==> flow/design.v <==
module top #(
    parameter STARTUP_WAIT = 32'd10000000,
    parameter DT = 17'b10000000000000000
) (
    input clk,
    input btn1,
    input btn2,
    output o_sclk,
    output o_sdin,
    output o_cs,
    output o_dc,
    output o_reset
);
localparam STATE_INIT_POWER = 0;
localparam STATE_LOAD_DATA = 1;
localparam STATE_SEND = 2;
reg [31:0] spi_counter = 0;
reg [1:0] state = 0;
reg dc = 1;
reg sclk = 1;
reg sdin = 0;
reg reset = 1;
reg cs = 0;
assign o_cs = cs;
assign o_dc = dc;
assign o_sclk = sclk;
assign o_reset = reset;
assign o_sdin = sdin;
reg [7:0] dataToSend;
reg [2:0] bitNumber;  
reg [9:0] pixelCounter = 0;
localparam SETUP_INSTRUCTIONS = 23;
  reg [(SETUP_INSTRUCTIONS*8)-1:0] startupCommands = {
    8'hAE,   
    8'h81,   
    8'h7F,  
    8'hA6,   
    8'h20,   
    8'h00,  
    8'hC8,   
    8'h40,   
    8'hA1,   
    8'hA8,   
    8'h3f,   
    8'hD3,   
    8'h00,   
    8'hD5,   
    8'h80,   
    8'hD9,   
    8'h22,   
    8'hDB,   
    8'h20,   
    8'h8D,   
    8'h14,   
    8'hA4,   
    8'hAF    
  };
  reg [7:0] commandIndex = SETUP_INSTRUCTIONS * 8;
always @(posedge clk) begin
    case (state)
        STATE_INIT_POWER: begin
            spi_counter <= spi_counter + 1;
            if (spi_counter < STARTUP_WAIT)
                reset <= 1;
            else if (spi_counter < STARTUP_WAIT * 2)
                reset <= 0;
            else if (spi_counter < STARTUP_WAIT * 3)
                reset <= 1;
            else begin
                state <= STATE_LOAD_DATA;
                spi_counter <= 0;
            end
        end
        STATE_LOAD_DATA: begin
            cs <= 0;
            state <= STATE_SEND;
            bitNumber <= 3'b111;
            if (commandIndex == 0) begin
                dc <= 1;
                pixelCounter <= pixelCounter + 1;
                if (pixelCounter == (yPos[11:9]<<7) + {3'b0, xPos[12:6]})
                    dataToSend <= (8'b1 << yPos[8:6]) | (paddlePixel<< 7);
                else
                    dataToSend <= (paddlePixel << 7);
            end else begin
                dc <= 0;
                dataToSend <= startupCommands[(commandIndex-1)-:8'd8];
                commandIndex <= commandIndex - 8'd8;
            end
        end
        STATE_SEND: begin
            if (spi_counter == 0) begin 
                sdin <= dataToSend[bitNumber];
                sclk <= 0;
                spi_counter <= 1;
            end else begin 
                sclk <= 1;
                spi_counter <= 0;
                if (bitNumber == 0)
                    state <= STATE_LOAD_DATA;
                else
                    bitNumber <= bitNumber - 1;
            end
        end
    endcase
end
reg [12:0] xPos = 13'b1000000000000;
reg [11:0] yPos = 12'b100000000000;  
reg [4:0] xVel = 5'b00101;
reg [4:0] yVel = 5'b00010;
reg xSign = 1;
reg ySign = 0;
localparam PADDLE_LENGTH = 16;
reg [6:0] paddlePos = 7'd64;
wire paddlePixel = (pixelCounter - (128*7 + paddlePos) < PADDLE_LENGTH);
reg [20:0] sim_counter = 0;
reg [2:0] btn1_counter = 0;
reg [2:0] btn2_counter = 0;
localparam BTN_SENSTIVITY = 3'b11;  
always @(posedge clk) begin
    sim_counter <= sim_counter + 1;
    if (sim_counter == DT) begin
        sim_counter <= 0;
        if (xSign)
            xPos <= xPos + xVel;
        else
            xPos <= xPos - xVel;
        if (ySign)
            yPos <= yPos + yVel;
        else
            yPos <= yPos - yVel;
        if (xPos[12:6] == 7'b1111111)
            xSign <= 0;
        else if (xPos[12:6] == 7'b0)
            xSign <= 1;
        if (yPos[11:6] == 6'b0)
            ySign <= 1;
        else if (yPos[11:6] == 6'b111111)  
            if (xPos[12:6] - paddlePos < PADDLE_LENGTH) begin
                ySign <= 0;
            end else begin  
                xVel <= 0;
                yVel <= 0; 
            end
        btn1_counter <= btn1_counter + ~btn1;
        btn2_counter <= btn2_counter + ~btn2;
        if (~btn1 && (btn1_counter == BTN_SENSTIVITY) && (paddlePos > 0)) begin
            paddlePos <= paddlePos - 1;
        end
        if (~btn2 && (btn2_counter == BTN_SENSTIVITY) && (paddlePos < 127 - PADDLE_LENGTH)) begin
            paddlePos <= paddlePos + 1;
        end
    end
end
endmodule
# == Tool chain data of top ==
# Tool output for the design above, in the order of the flow.
# Line numbers count from 1 in the design file above.
# Cell names lack the library's common part.
# A cell with -- has no value.
# setup
top,top
clock_port,clk
lib,sky130hd
corner,tt_025C_1v80

# == Elaborated design ==
# Yosys after proc, flatten, opt, wreduce and memory -nomap, before mapping. Memory bits, and registers merged into a memory's read port (data or address), are not among the register bits. Print and check cells are not counted.
# bits
regBits,131
in_bits,3
out_inout_bits,5
elab_cells,127
# classes
addsub,20
compare,7
eq_ne,14
n_shift,3
mux,27
logic,8
reduce_and_logical,28
# op_table
op,count
184-bit by 32-bit variable part select with 8-bit output with constant A,1
32-bit 2-to-1 mux,3
32-bit by 25-bit < comparator with 1-bit output with constant B,2
32-bit by 5-bit < comparator with 1-bit output with constant B,2
32-bit case mux with 2-bit select,1
32-bit by 1-bit adder with 32-bit output with constant B,1
32-bit by 24-bit < comparator with 1-bit output with constant B,1
32-bit by 4-bit subtractor with 32-bit output with constant B,1
32-bit zero test,1
21-bit by 1-bit adder with 21-bit output with constant B,1
21-bit by 17-bit == test with 1-bit output with constant B,1
8-bit 2-to-1 mux,2
7-bit 2-to-1 mux,2
13-bit by 3-bit adder with 13-bit output,1
13-bit by 3-bit subtractor with 13-bit output,1
13-bit 2-to-1 mux,1
10-bit by 11-bit subtractor with 12-bit output,1
12-bit by 2-bit adder with 12-bit output,1
12-bit by 2-bit subtractor with 12-bit output,1
2-bit inequality test with constant B,6
2-bit AND reduction,6
2-bit nonzero test,6
12-bit 2-to-1 mux,1
10-bit by 7-bit adder with 11-bit output with constant A,1
10-bit by 1-bit adder with 10-bit output with constant B,1
10-bit == test,1
10-bit by 7-bit adder with 10-bit output,1
9-bit by 2-bit adder with 10-bit output with constant B,1
# Not listed: further kinds 34, cells in them 58.

# == Logic depth ==
# Longest topological path by Yosys (ltp), each cell counted once; first at word level (registers and memories cut), then after technology mapping (sequential cells cut; the memories' decode and read muxes count).
# logic_depth
ltp_word,6
ABC_AREA,0
ltp_mapped,13
ltp_nobuf,10

# == After synthesis ==
# Yosys stat after the flow's synthesis: flattened, memories mapped to cells. It holds for the ABC_AREA given above (unset counts as 0); a run with the other value may have another netlist.
# Totals and module areas in this step are rounded.
# mapped
stdcells,779
yosys_area_um2,7920
seq_area_um2,3540
ff_cells,125
buffers,21
# types
cell_type,count,area_total_um2
edfxtp_1,104,3.12E+03
ha_1,60,750.72
xnor2_1,61,534.262
dfxtp_1,21,420.403
nor2_1,78,292.781
xor2_1,31,271.51
nand2_1,57,213.955
a21oi_1,37,185.178
inv_1,48,180.173
nand3_1,33,165.158
o21ai_0,26,130.125
nor3_1,24,120.115
nand4_1,18,112.608
and3_1,14,87.584
nand2b_1,13,81.328
nor4_1,12,75.072
fa_1,3,60.058
clkbuf_1,13,48.797
# Not listed: further types 55, cells in them 126.

# == Worst setup path after synthesis ==
# Path of least setup slack by OpenSTA after synthesis, without wires, with an ideal clock, recovery checks aside; 20% of the period is set as input and as output delay. Where synthesis merged equal registers, the netlist keeps one of their names.
# synth_path
path_type,register -> register
start,reg sim_counter[0]
end,reg paddlePos[0]
clock_period_ns,4.68
setup_ns,0.382
launch_ns,0.000
arrival_time_ns,3.071
t_required_ns,4.298
setup_slack_ns,1.227
path_delay_ns,3.453
stages,7
path_buffers,0
synth_period_reached_ns,3.453
# "path_delay_ns" is the arrival time less input delay plus setup time.
# "stages" counts driving pins, that of a launching flip-flop among them; a cell with two outputs on the path counts twice.
# "synth_period_reached_ns" = period - worst setup slack (recovery checks aside). The figure is calculated, with input and output delays left at 20% of the set period.
# The rows between start and end are the longest chain of elaborated cells between them; the timing report does not say that the signal goes this way. Where chains are equally long, one stands for them.
# A line is the first line of the expression or statement that the cell stems from. Yosys adds cells for indexed reads and writes and turns some case tables into memories.
# synth_between
cell_sequence,dfxtp_1 inv_1 ha_1 nor4b_1 nand3_1 nor2_1 a21boi_0
elab_chain_len,2
cone_cells,2
cone_lines,1
cone_classes,eq/ne: 1; reduce/logical: 1
# synth_lines
element,line,source
from (decl),116,reg [20:0] sim_counter = 0;
from (assign),121,sim_counter <= sim_counter + 1;
from (assign),123,sim_counter <= 0;
21-bit by 17-bit == test with 1-bit output,122,if (sim_counter == DT) begin
2-bit AND reduction,--,
to (assign),148,paddlePos <= paddlePos - 1;
to (assign),151,paddlePos <= paddlePos + 1;
to (decl),114,reg [6:0] paddlePos = 7'd64;

# == Worst path after layout ==
# From the final timing report of run A: the path of least setup slack in the routed layout; clock arrival at registers is part of the times.
# layout_path
path_type,register -> register
start,reg (name not given)
end,reg yPos[11]
clock_period_ns,3.1
setup_ns,0.24
launch_ns,0.42
arrival_time_ns,3.02
t_required_ns,3.27
setup_slack_ns,0.25
stages,11
path_buffers,0
# layout_between
cell_sequence,edfxtp_1 nand2b_1 inv_2 ha_1 nor2b_1 o21ai_0 a21boi_0 o21ai_0 a21oi_1 or4_1 and3_1
# layout_lines
element,line,source
to (assign),129,yPos <= yPos + yVel;
to (assign),131,yPos <= yPos - yVel;
to (decl),108,reg [11:0] yPos = 12'b100000000000;
# Chain of elaborated cells between the ends: none given.

# Measured data: module top, platform sky130hd, 2 stored runs of the flow under differing settings, order arbitrary. Input and output delays are each 20% of the period that was set; the output load is 0.01 pF.
# "period_less_ws_ns" = clock period - worst setup slack. The figure is calculated, with input and output delays left at 20% of the set period.
# "worst_path_allowed_less_slack_ns": the worst setup path's part of the clock period (all of it between registers, 20% less for each end at a port) less its slack. A launch clock that arrives late makes it longer, a capture clock that arrives late makes it shorter.
# "fin_power_uw" rests on the timing tool's default activity at the inputs, not on a simulated workload.
# Values from the reports are rounded here.
# Settings: -- = not set for that run.
stored run,period_ns,CORE_UTILIZATION,PLACE_DENSITY_LB_ADDON,CELL_PAD_IN_SITES_DETAIL_PLACEMENT,GPL_TIMING_DRIVEN,CAP_MARGIN,CORE_MARGIN,SLEW_MARGIN,SETUP_SLACK_MARGIN,CORE_ASPECT_RATIO,TNS_END_PERCENT,ABC_AREA,CTS_CLUSTER_SIZE,MAX_ROUTING_LAYER,period_less_ws_ns,final_setup_tns_ns,worst_hold_slack_ns,worst_path_allowed_less_slack_ns,worstPathKind,worstSetupSlack_ns,die_area_um2,synthesis_area_um2,fin_power_uw,cell_area_final_um2
run A,3.1,42,0.03,0,1,5,2,20,--,--,--,--,--,--,2.850,0.000,0.464,2.85,register -> register,0.250,20000,7920,6140,8860
run B,5.43,49,0.06,0,0,40,2,20,1.29,1.66,10,0,74,met5,3.171,0.000,0.468,3.17,register -> register,2.26,17200,7920,3660,8950
